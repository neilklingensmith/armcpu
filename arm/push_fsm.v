==> flow/design.v <==
module push_fsm (clk, rst, active, register_list, base_register, dmem_write_enable, rf_read_0, rf_read_1, rf_write, rf_write_enable, alu_control, alu_input_0, alu_input_1, rf_data_in_select, dmem_byte_enable, done, push_pop, save_new_pc_from_dmem_out);
  parameter IDLE = 7'b0000001, INIT = 7'b0000010, SHIFT_PUSHLIST = 7'b0000100, DEC_SP = 7'b0001000, STOREREG = 7'b0010000,  DONE = 7'b0100000, INC_SP = 7'b1000000;
  input clk, rst, active, push_pop;
  input [15:0] register_list;
  input [3:0] base_register;
  output reg [3:0] rf_read_0, rf_read_1, rf_write;
  output reg [3:0] dmem_byte_enable;
  output reg [2:0] alu_control;
  output reg rf_write_enable, dmem_write_enable;
  output reg [31:0] alu_input_0, alu_input_1;
  output reg [1:0] rf_data_in_select;
  output reg done;
  output reg save_new_pc_from_dmem_out;
  reg [15:0] push_list, new_push_list;
  reg [3:0] reg_num, new_reg_num;
  reg [6:0] state, next_state;
  integer i;
  always @ (state or active or register_list or push_list) begin :FSM_COMBO
    case(state)
      IDLE: if(active == 1'b1) begin
              next_state = INIT;
            end else begin
              next_state = IDLE;
            end
      INIT: if (push_list == 16'b0) begin
              next_state = DONE;
            end else if (push_list[0] == 1'b0) begin
              next_state = SHIFT_PUSHLIST;
            end else if (push_list[0] == 1'b1 && push_pop ==1'b1) begin
              next_state = DEC_SP;
            end else begin
              next_state = STOREREG;
            end
      SHIFT_PUSHLIST: if (push_list == 16'b0) begin
                        next_state = DONE;
                      end else if (push_list[0] == 1'b0) begin
                        next_state = SHIFT_PUSHLIST;
                      end else if(push_list[0] == 1'b1 && push_pop == 1'b1) begin
                        next_state = DEC_SP;
                      end else begin
                        next_state = STOREREG;
                      end
      DEC_SP: next_state = STOREREG;
      INC_SP: next_state = SHIFT_PUSHLIST;
      STOREREG: if (push_pop == 1'b1) begin
                  next_state = SHIFT_PUSHLIST;
                end else begin
                  next_state = INC_SP;
                end
      DONE: next_state = IDLE;
      default: next_state = IDLE;
    endcase
  end
  always @ (posedge clk) begin: FSM_SEQ
    if(rst == 1'b1) begin
      state <= IDLE;
      push_list <= 16'b0;
    end else begin
      state <= next_state;
      push_list <= new_push_list;
      reg_num <= new_reg_num;
    end
  end
  always @ (*) begin : OUTPUT_LOGIC
      case (state)
        IDLE: begin
          new_reg_num = push_pop ? -1 : 0;
          if (push_pop == 1'b1) begin
            new_push_list = register_list;
          end else begin
            for (i = 0; i < 16; i = i+1) begin
              new_push_list[i] = register_list[15-i];  
            end
          end
          dmem_byte_enable = 4'b0;
          rf_read_0 = 4'b0;
          rf_read_1 = 4'b0;
          rf_write = 4'b0;
          alu_control = 3'b0;
          rf_write_enable = 1'b0;
          dmem_write_enable = 1'b0;
          alu_input_0 = 32'b0;
          alu_input_1 = 32'b0;
          rf_data_in_select = 2'b0;
          done = 1'b0;
          save_new_pc_from_dmem_out = 1'b0;
        end
        INIT: begin
          new_reg_num = -1;
          new_push_list = register_list;
          dmem_byte_enable = 4'b0;
          rf_read_0 = 4'b0;
          rf_read_1 = 4'b0;
          rf_write = 4'b0;
          alu_control = 3'b0;
          rf_write_enable = 1'b0;
          dmem_write_enable = 1'b0;
          alu_input_0 = 32'b0;
          alu_input_1 = 32'b0;
          rf_data_in_select = 2'b0;
          done = 1'b0;
          save_new_pc_from_dmem_out = 1'b0;
        end
        SHIFT_PUSHLIST: begin
          new_reg_num = push_pop ? reg_num + 1 : reg_num - 1;
          new_push_list = {1'b0, push_list[15:1]};
          dmem_byte_enable = 4'b0;
          rf_read_0 = 4'b0;
          rf_read_1 = 4'b0;
          rf_write = 4'b0;
          alu_control = 3'b0;
          rf_write_enable = 1'b0;
          dmem_write_enable = 1'b0;
          alu_input_0 = 32'b0;
          alu_input_1 = 32'b0;
          rf_data_in_select = 2'b0;
          done = 1'b0;
          save_new_pc_from_dmem_out = 1'b0;
        end
        DEC_SP: begin
          new_reg_num = reg_num;
          new_push_list = push_list;
          dmem_byte_enable = 4'b0;
          rf_read_0 = base_register;
          rf_read_1 = 4'b0;
          rf_write = base_register;
          alu_control = 4'b0011;
          rf_write_enable = 1'b1;
          dmem_write_enable = 1'b0;
          alu_input_0 = 32'b0;
          alu_input_1 = 32'd4;
          rf_data_in_select = 2'b10;
          done = 1'b0;
          save_new_pc_from_dmem_out = 1'b0;
        end
        INC_SP: begin
          new_reg_num = reg_num;
          new_push_list = push_list;
          dmem_byte_enable = 4'b0;
          rf_read_0 = base_register;
          rf_read_1 = 4'b0;
          rf_write = base_register;
          alu_control = 4'b0001;
          rf_write_enable = 1'b1;
          dmem_write_enable = 1'b0;
          alu_input_0 = 32'b0;
          alu_input_1 = 32'd4;
          rf_data_in_select = 2'b10;
          done = 1'b0;
          save_new_pc_from_dmem_out = 1'b0;
        end
        STOREREG: begin
          new_reg_num = reg_num;
          new_push_list = push_list;
          dmem_byte_enable = 4'hf;
          rf_read_0 = base_register;
          rf_read_1 = reg_num;
          rf_write = push_pop ? 4'bx : reg_num;
          alu_control = 3'b0;
          rf_write_enable = ~push_pop ;  
          dmem_write_enable = push_pop;  
          alu_input_0 = 32'b0;
          alu_input_1 = 32'b0;
          rf_data_in_select = 2'b0;
          done = 1'b0;
          save_new_pc_from_dmem_out = (reg_num == 4'hf) & (push_pop == 1'b0) & (push_list != 0);
        end
        DONE: begin
          new_reg_num = reg_num;
          new_push_list = push_list;
          dmem_byte_enable = 4'b0;
          rf_read_0 = 4'b0;
          rf_read_1 = 4'b0;
          rf_write = 4'b0;
          alu_control = 3'b0;
          rf_write_enable = 1'b0;
          dmem_write_enable = 1'b0;
          alu_input_0 = 32'b0;
          alu_input_1 = 32'b0;
          rf_data_in_select = 2'b0;
          done = 1'b1;
          save_new_pc_from_dmem_out = 1'b0;
        end
        default: begin
          new_reg_num = -1;
          new_push_list = 16'b0;
          dmem_byte_enable = 4'b0;
          rf_read_0 = 4'b0;
          rf_read_1 = 4'b0;
          rf_write = 4'b0;
          alu_control = 3'b0;
          rf_write_enable = 1'b0;
          dmem_write_enable = 1'b0;
          alu_input_0 = 32'b0;
          alu_input_1 = 32'b0;
          rf_data_in_select = 2'b0;
          done = 1'b0;
          save_new_pc_from_dmem_out = 1'b0;
        end
      endcase
  end
endmodule
# Step by step through the tools: push_fsm
# What the tools print for push_fsm, step after step.
# Lines are those of the file above, counted from 1.
# Operators: Yosys type, input widths -> output width; for muxes data width and select width s.
# Library cell names are shortened.
# A cell with -- has no value.
[design] top_module="push_fsm" clock="clk" library="sky130hd" lib_corner="tt_025C_1v80"

# Word-level counts
# Source: Yosys, flattened and elaborated, memories not mapped. Widths are those after wreduce. Registers that Yosys merges into a memory's read port (data or address) are not register bits. Print and check cells do not count. Equal cells are merged and count once.
[op_classes] add_sub_neg=2 n_eq=8 mux=38 n_logic=5 n_reduce_logical=8
[ops] op="$pmux 16 s4" count=1
[ops] op="$pmux 7 s5" count=1
[ops] op="$mux 4" count=6
[ops] op="$mux 1" count=19
[ops] op="$logic_not 16->1" count=1
[ops] op="$reduce_bool 16->1" count=1
[ops] op="$pmux 4 s3" count=1
[ops] op="$mux 5" count=2
[ops] op="$pmux 4 s2" count=1
[ops] op="$eq 7x1->1 const B" count=1
[ops] op="$eq 7x2->1 const B" count=1
[ops] op="$eq 7x3->1 const B" count=1
[ops] op="$eq 7x4->1 const B" count=1
[ops] op="$eq 7x5->1 const B" count=1
[ops] op="$eq 7x6->1 const B" count=1
[ops] op="$eq 7x7->1 const B" count=1
[ops] op="$mux 7" count=1
[ops] op="$mux 6" count=1
[ops] op="$reduce_or 2->1" count=2
[ops] op="$add 4x1->4 const B" count=1
[ops] op="$sub 4x1->4 const B" count=1
[ops] op="$eq 4x4->1 const B" count=1
[ops] op="$reduce_or 4->1" count=1
[ops] op="$pmux 2 s2" count=1
[ops] op="$mux 2" count=2
[ops] op="$not 1->1" count=3
[ops] op="$reduce_or 3->1" count=1
[ops] op="$mux 3" count=1
# Other operator kinds: 4; their cells: 5.
[word_totals] register_bits=27 in_bits=24 out_inout_bits=89 word_cells=64

# Logic depth
# Longest topological path by Yosys (ltp), each cell counted once; first at word level (registers and memories cut), then after technology mapping (sequential cells cut; the memories' decode and read muxes count).
[depth] ltp_word=5 abc_area=1 depth_mapped=9 depth_no_buf=8

# Synthesis result
# The flow's flattened synthesis, as Yosys stat reports it; memories are mapped. The netlist is that of the ABC_AREA named above (0 if unset); the other value can give another one.
[by_type] type="buf_4" count=73 type_area_um2=548.026
[by_type] type="dfxtp_1" count=23 type_area_um2=460.442
[by_type] type="nand2_1" count=118 type_area_um2=442.925
[by_type] type="nand3_1" count=33 type_area_um2=165.158
[by_type] type="edfxtp_1" count=4 type_area_um2=120.115
[by_type] type="inv_1" count=28 type_area_um2=105.101
[by_type] type="nor2_1" count=22 type_area_um2=82.579
[by_type] type="o21ai_0" count=9 type_area_um2=45.043
[by_type] type="buf_6" count=3 type_area_um2=33.782
[by_type] type="nor2_4" count=3 type_area_um2=33.782
[by_type] type="a21oi_1" count=5 type_area_um2=25.024
[by_type] type="ha_1" count=2 type_area_um2=25.024
[by_type] type="buf_2" count=4 type_area_um2=20.019
[by_type] type="fa_1" count=1 type_area_um2=20.019
[by_type] type="nor2_8" count=1 type_area_um2=20.019
[by_type] type="nand3_4" count=1 type_area_um2=17.517
[by_type] type="nand2_2" count=2 type_area_um2=12.512
[by_type] type="nand4_1" count=2 type_area_um2=12.512
# Other cell types: 8; their cells: 11.
[synth_totals] cell_count=345 synth_area_um2=2248.4 seqArea_um2=580.6 ffs=27

# Worst setup path after synthesis
# Source: OpenSTA report_checks on the synthesized netlist (no wires, ideal clock, input and output delay 20% of the period each), path of least setup slack; recovery checks are left aside. Register names are those of the netlist, which keeps one name where synthesis merged equal registers.
[synth_path] path_kind="in2reg" start="input port push_pop" end="register reg_num[3]" period_ns=2.2 arrival_time_ns=1.229 setup_slack_ns=0.712 path_delay_ns=1.048 path_stages=9 period_less_setup_slack_ns=1.488
# "path_delay_ns" = arrival - input delay + setup time.
# "path_stages" counts driving pins, that of a launching flip-flop among them; a cell with two outputs on the path counts twice.
# "period_less_setup_slack_ns" is the clock period less the worst setup slack; recovery checks do not enter. This is arithmetic on one report: input and output delays are still those of the set period (20% each).
# Between the ends stands the longest chain of elaborated cells between them, by number of cells; it is not shown to be the way that was timed. Of several equally long chains one is given.
# Each line given opens the expression or statement behind the cell; cells for indexed reads and writes are added by Yosys, which also makes memories of some case tables.
[synth_via] path_cell_list="buf_6 -> inv_2 -> ha_1 -> inv_1 -> nand2_1 -> nand2_1 -> nand2_1 -> nand3_1 -> nand2_1" elab_chain_len=2 cone_cells=3 lines_between=3
[synth_lines] item="from (decl)" line_no=3 rtl="input clk, rst, active, push_pop;"
[synth_lines] item="$mux 4" line_no=105 rtl="new_reg_num = push_pop ? reg_num + 1 : reg_num - 1;"
[synth_lines] item="$pmux 4 s3" line_no=65 rtl="case (state)"
[synth_lines] item="to (assign)" line_no=61 rtl="reg_num <= new_reg_num;"
[synth_lines] item="to (decl)" line_no=15 rtl="reg [3:0] reg_num, new_reg_num;"

# Timing after layout
# Path of least setup slack in the final report of stored run 1 (OpenROAD, finished layout, wires in). Where an end is a register, its clock arrival counts in the times.
[layout_path] path_kind="reg2out" start="register push_list[0]" end="output port save_new_pc_from_dmem_out" period_ns=1.18 arrival_time_ns=1.29 setup_slack_ns=-0.34 path_stages=8
# Between the ends stands the longest chain of elaborated cells between them, by number of cells; it is not shown to be the way that was timed. Of several equally long chains one is given.
[layout_via] path_cell_list="dfxtp_2 -> nor2_2 -> nand2_1 -> nor2_2 -> nand2_2 -> nand2_2 -> nor2_2 -> buf_2" elab_chain_len=3 cone_cells=3 lines_between=2
[layout_lines] item="from (decl)" line_no=14 rtl="reg [15:0] push_list, new_push_list;"
[layout_lines] item="from (assign)" line_no=57 rtl="push_list <= 16'b0;"
[layout_lines] item="from (assign)" line_no=60 rtl="push_list <= new_push_list;"
[layout_lines] item="$reduce_bool 16->1" line_no=166 rtl="save_new_pc_from_dmem_out = (reg_num == 4'hf) & (push_pop == 1'b0) & (push_list != 0);"
[layout_lines] item="$and 1x1->1" line_no=166
[layout_lines] item="$mux 1" line_no=65 rtl="case (state)"
[layout_lines] item="to (decl)" line_no=13 rtl="output reg save_new_pc_from_dmem_out;"

# Module push_fsm, platform sky130hd: 2 stored runs of the flow (Yosys, OpenROAD) with differing settings, in no particular order. Input and output delays are each 20% of the period that was set; the output load is 0.01 pF.
# "achievedPeriod_ns" is the run's clock period less its worst setup slack. It is reckoned from that one timing run; input and output delays stay at 20% of the period that was set.
# By "worst_path_allowed_less_slack_ns" is meant the share of the clock period that the worst setup path is allowed (20% is reserved at inputs, 20% at outputs), minus its slack. Clock arrival times at its registers enter into it.
# "power_total_uw" is the tool's figure for a default switching activity; nothing was simulated.
run="stored run 1" settings period_ns=1.18 CORE_UTILIZATION=31 PLACE_DENSITY=0.9 CORE_ASPECT_RATIO=0.78 TNS_END_PERCENT=30 ABC_AREA=1 CAP_MARGIN=40 MIN_ROUTING_LAYER="met2" CORE_MARGIN=2 SLEW_MARGIN=20
run="stored run 1" results yosys_chip_area_um2=2248.4 die_area_um2=7955.6 finish.stdcell_area_um2=3061.7 util_pct=43.6 setup_worst_slack_ns=-0.342 total_negative_slack_ns=-8.208 worst_hold_slack_ns=0.494 power_total_uw=2536 achievedPeriod_ns=1.522 worst_path_allowed_less_slack_ns=1.29 worstPathKind="reg2out"
run="stored run 2" settings period_ns=2.7 CORE_UTILIZATION=59 SETUP_SLACK_MARGIN=-0.15 CORE_ASPECT_RATIO=1.51 CELL_PAD_IN_SITES_GLOBAL_PLACEMENT=2 CAP_MARGIN=25 SLEW_MARGIN=35 CORE_MARGIN=2
run="stored run 2" outcome="unfinished; error GPL-0301 in placement"
