==> flow/design.v <==
module rf(a0, a1, write_reg, data_in, we,q0, q1, clk, rst);
  input [3:0] a0, a1, write_reg;
  input [31:0] data_in;
  output [31:0] q0, q1;
  input clk, rst, we;
  reg [31:0] r[0:14];
  always @ (posedge clk) begin
    if (rst) begin
      r[0] <= 31'b0;
      r[1] <= 31'b0;
      r[2] <= 31'b0;
      r[3] <= 31'b0;
      r[4] <= 31'b0;
      r[5] <= 31'b0;
      r[6] <= 31'b0;
      r[7] <= 31'b0;
      r[8] <= 31'b0;
      r[9] <= 31'b0;
      r[10] <= 31'b0;
      r[11] <= 31'b0;
      r[12] <= 31'b0;
      r[13] <= 31'b0;
      r[14] <= 31'b0;
    end
    if (we) begin
      r[write_reg] <= data_in;
    end
  end
  assign q0 = r[a0];
  assign q1 = r[a1];
endmodule
Reports on rf:

What the tools print for rf, step after step.
Line numbers count from 1 in the design file above.
Operators carry their Yosys type and port widths (W data, S select, Z words).
Library cell names are shortened.
A cell with n/a has no value.

* design top: rf
* clock input: clk
* library: sky130hd
* library corner: tt_025C_1v80

After elaboration:

Source: Yosys, flattened and elaborated, memories not mapped. Widths are those after wreduce; folded enables and synchronous resets count as part of the registers. Registers that Yosys merges into a memory's read port (data or address) are not register bits. Print and check cells do not count. Equal cells are merged and count once.
Yosys's memory passes give these memory sizes; they may raise the number of words (mostly to a power of two), join words into wider ones and drop unused or constant bits.

* muxes and demuxes: 4

Operator list (number)
* $mux W32: 1
* $mux W4: 1
* $mux W1: 2

* output and inout bits: 64
* register bits after elaboration: 0
* cells after elaboration: 5
* input bits: 47
* memories: 1
* memory bits (writable): 512

Memories
* r: words 16, width 32, RTL line 6 `reg [31:0] r[0:14];`

Longest topological paths:

Depth = most cells in a row (Yosys ltp): at word level without a register or memory, in the mapped netlist without a sequential cell, where the memories' decode and read muxes count.

* depth after elaboration: 1
* ABC_AREA: 0
* mapped depth: 5
* mapped depth without buffers: 3

Synthesis result:

The flow's flattened synthesis, as Yosys stat reports it; memories are mapped. The netlist is that of the ABC_AREA named above (0 if unset); the other value can give another one.

* sequential part of the area: 15374.7 um^2
* mapped flip-flops: 512
* buffers: 164
* cell count: 1650
* synthesis area: 26311.5 um^2

Cell types
* edfxtp_1: number 512, area in all 1.54E+04 um^2
* mux4_2: number 256, area in all 5765.53 um^2
* and2_1: number 482, area in all 3.02E+03 um^2
* a22oi_1: number 128, area in all 960.922 um^2
* clkbuf_1: number 108, area in all 405.389 um^2
* nand2_1: number 65, area in all 243.984 um^2
* buf_4: number 18, area in all 135.13 um^2
* or2_2: number 15, area in all 93.84 um^2
* buf_2: number 16, area in all 80.077 um^2
* buf_1: number 14, area in all 52.55 um^2
* nor2_1: number 14, area in all 52.55 um^2
* clkbuf_2: number 8, area in all 40.038 um^2
* nor2b_1: number 4, area in all 25.024 um^2
* nand3b_1: number 2, area in all 15.014 um^2
* nor3_1: number 3, area in all 15.014 um^2
* nand2b_1: number 2, area in all 12.512 um^2
* nor3_2: number 1, area in all 10.01 um^2
* or3b_1: number 1, area in all 8.758 um^2
* nand3_1: number 1, area in all 5.005 um^2

Worst setup path after synthesis:

Path of least setup slack by OpenSTA after synthesis, without wires, with an ideal clock, recovery checks aside; 20% of the period is set as input and as output delay. Where synthesis merged equal registers, the netlist keeps one of their names.

* path kind: input -> register
* from: input we
* to: memory (no name shown)
* library setup time: 0.421 ns
* clock period: 2.82 ns
* data required time: 2.399 ns
* setup slack: 0.341 ns
* arrival time: 2.058 ns
* external input delay: 0.564 ns
* stages: 2
* path delay: 1.915 ns
* buffers on the path: 0
* launch time at the first pin: 0.564 ns
* period reached after synthesis: 2.479 ns

"path delay" = arrival - input delay + setup time.
"stages" counts driving pins, that of a launching flip-flop among them; a cell with two outputs on the path counts twice.
"period reached after synthesis" is the clock period less the worst setup slack; recovery checks do not enter. This is arithmetic on one report: input and output delays are still those of the set period (20% each).
Between the ends stands the longest chain of elaborated cells between them, by number of cells; it is not shown to be the way that was timed. Of several equally long chains one is given.
A line is the first line of the expression or statement that the cell stems from. Yosys adds cells for indexed reads and writes and turns some case tables into memories.
The path ends at the enable pin of a flip-flop; only ways to that pin are counted.

* path through: nand3_1 > nor2_1
* length of the longest elaborated chain: 1
* elaborated cells between the ends (all ways): 2
* RTL lines with such cells: 1
* classes of those cells: 2 x mux

RTL lines, path post-synthesis
* from (decl): RTL line 5 `input clk, rst, we;`
* $mux W4: RTL line 25 `if (we) begin`

Timing after layout:

From the final timing report of stored run 1: the path of least setup slack in the routed layout; clock arrival at registers is part of the times.

* path kind: input -> output
* from: input a0[0]
* to: output q0[7]
* data required time: 3.64 ns
* clock period: 4.55 ns
* arrival time: 3.06 ns
* launch time at the first pin: 0.91 ns
* stages: 7
* setup slack: 0.58 ns
* buffers on the path: 4
* external output delay: 0.91 ns
* external input delay: 0.91 ns

Between the ends stands the longest chain of elaborated cells between them, by number of cells; it is not shown to be the way that was timed. Of several equally long chains one is given.
The chain passes a memory read, where the word-level depth is cut; so it can be longer than that depth.

* path through: buf_8 > buf_12 > buf_12 > mux4_2 > a22oi_1 > nand2_1 > clkdlybuf4s50_1
* length of the longest elaborated chain: 1
* elaborated cells between the ends (all ways): 1
* RTL lines with such cells: 1
* classes of those cells: 1 x memory

RTL lines, path after layout
* from (decl): RTL line 2 `input [3:0] a0, a1, write_reg;`
* $mem_v2 Z16 W32: RTL line 6 `reg [31:0] r[0:14];`
* to (decl): RTL line 4 `output [31:0] q0, q1;`

Below are 2 stored runs of the flow (Yosys, OpenROAD; platform sky130hd) on rf, each with its settings and what was measured, unordered. Constraints: input delay and output delay 20% of the set period each, output load 0.01 pF.
"reached clock period" means the clock period less the worst setup slack. The figure is calculated, with input and output delays left at 20% of the set period.
"critical setup path time" is the time allowed to the run's worst setup path (the clock period less input and output delay, where it has them) less its slack. Clock arrival times count: a late capture clock shortens it, a late launch clock lengthens it.
"total design power" rests on the timing tool's default activity at the inputs, not on a simulated workload.

### Stored run 1

==> flow/run.sh <==
#!/bin/bash
# the make line also repeats the synthesis and layout settings of config.mk as NAME=value (left out here)
make -C /OpenROAD-flow-scripts/flow DESIGN_CONFIG=/design/flow/config.mk WORK_HOME=/design/flow/orfs CLKGATE_MAP_FILE= finish
==> flow/config.mk <==
export PLATFORM = sky130hd
export DESIGN_NAME = rf
export DESIGN_NICKNAME = rf
export VERILOG_FILES = /design/flow/design.v
export SDC_FILE = /design/flow/constraint.sdc
export NUM_CORES = 4
export LEC_CHECK = 0
export CAP_MARGIN = 20
export CORE_MARGIN = 2
export CORE_UTILIZATION = 21
export CTS_CLUSTER_DIAMETER = 231
export GPL_ROUTABILITY_DRIVEN = 0
export MAX_ROUTING_LAYER = met4
export MIN_ROUTING_LAYER = met1
export SETUP_SLACK_MARGIN = -0.21
export SLEW_MARGIN = 20
==> flow/constraint.sdc <==
create_clock -name core_clock -period 4.55 [get_ports {clk}]
set_input_delay 0.9100 -clock core_clock [delete_from_list [all_inputs] [get_ports {clk}]]
set_output_delay 0.9100 -clock core_clock [all_outputs]
set_load 0.01 [all_outputs]

Results of stored run 1:
- Critical setup path time: 2.15 ns
- Worst setup path type: input -> output
- Utilization of the finished layout: 25.4%
- Reached clock period: 3.967 ns
- Standard-cell area after layout: 31535.2 um^2
- Final worst hold slack: 1.211 ns
- Total design power: 0.011466 W
- Sum of negative setup slack: 0.000 ns
- Die size: 128139.0 um^2
- Worst setup slack after layout: 0.583 ns
- Chip area after synthesis (Yosys): 26311.5 um^2

### Stored run 2

==> flow/run.sh <==
#!/bin/bash
# the make line also repeats the synthesis and layout settings of config.mk as NAME=value (left out here)
make -C /OpenROAD-flow-scripts/flow DESIGN_CONFIG=/design/flow/config.mk WORK_HOME=/design/flow/orfs CLKGATE_MAP_FILE= finish
==> flow/config.mk <==
export PLATFORM = sky130hd
export DESIGN_NAME = rf
export DESIGN_NICKNAME = rf
export VERILOG_FILES = /design/flow/design.v
export SDC_FILE = /design/flow/constraint.sdc
export NUM_CORES = 4
export LEC_CHECK = 0
export CAP_MARGIN = 20
export CORE_MARGIN = 2
export CORE_UTILIZATION = 40
export SETUP_SLACK_MARGIN = 0.74
export SLEW_MARGIN = 20
==> flow/constraint.sdc <==
create_clock -name core_clock -period 2.88 [get_ports {clk}]
set_input_delay 0.5760 -clock core_clock [delete_from_list [all_inputs] [get_ports {clk}]]
set_output_delay 0.5760 -clock core_clock [all_outputs]
set_load 0.01 [all_outputs]

Results of stored run 2:
- Critical setup path time: 1.55 ns
- Worst setup path type: input -> output
- Chip area after synthesis (Yosys): 26311.5 um^2
- Final worst hold slack: 0.867 ns
- Die size: 67847.2 um^2
- Sum of negative setup slack: 0.000 ns
- Utilization of the finished layout: 51.0%
- Worst setup slack after layout: 0.176 ns
- Total design power: 0.018349 W
- Standard-cell area after layout: 33318.2 um^2
- Reached clock period: 2.704 ns
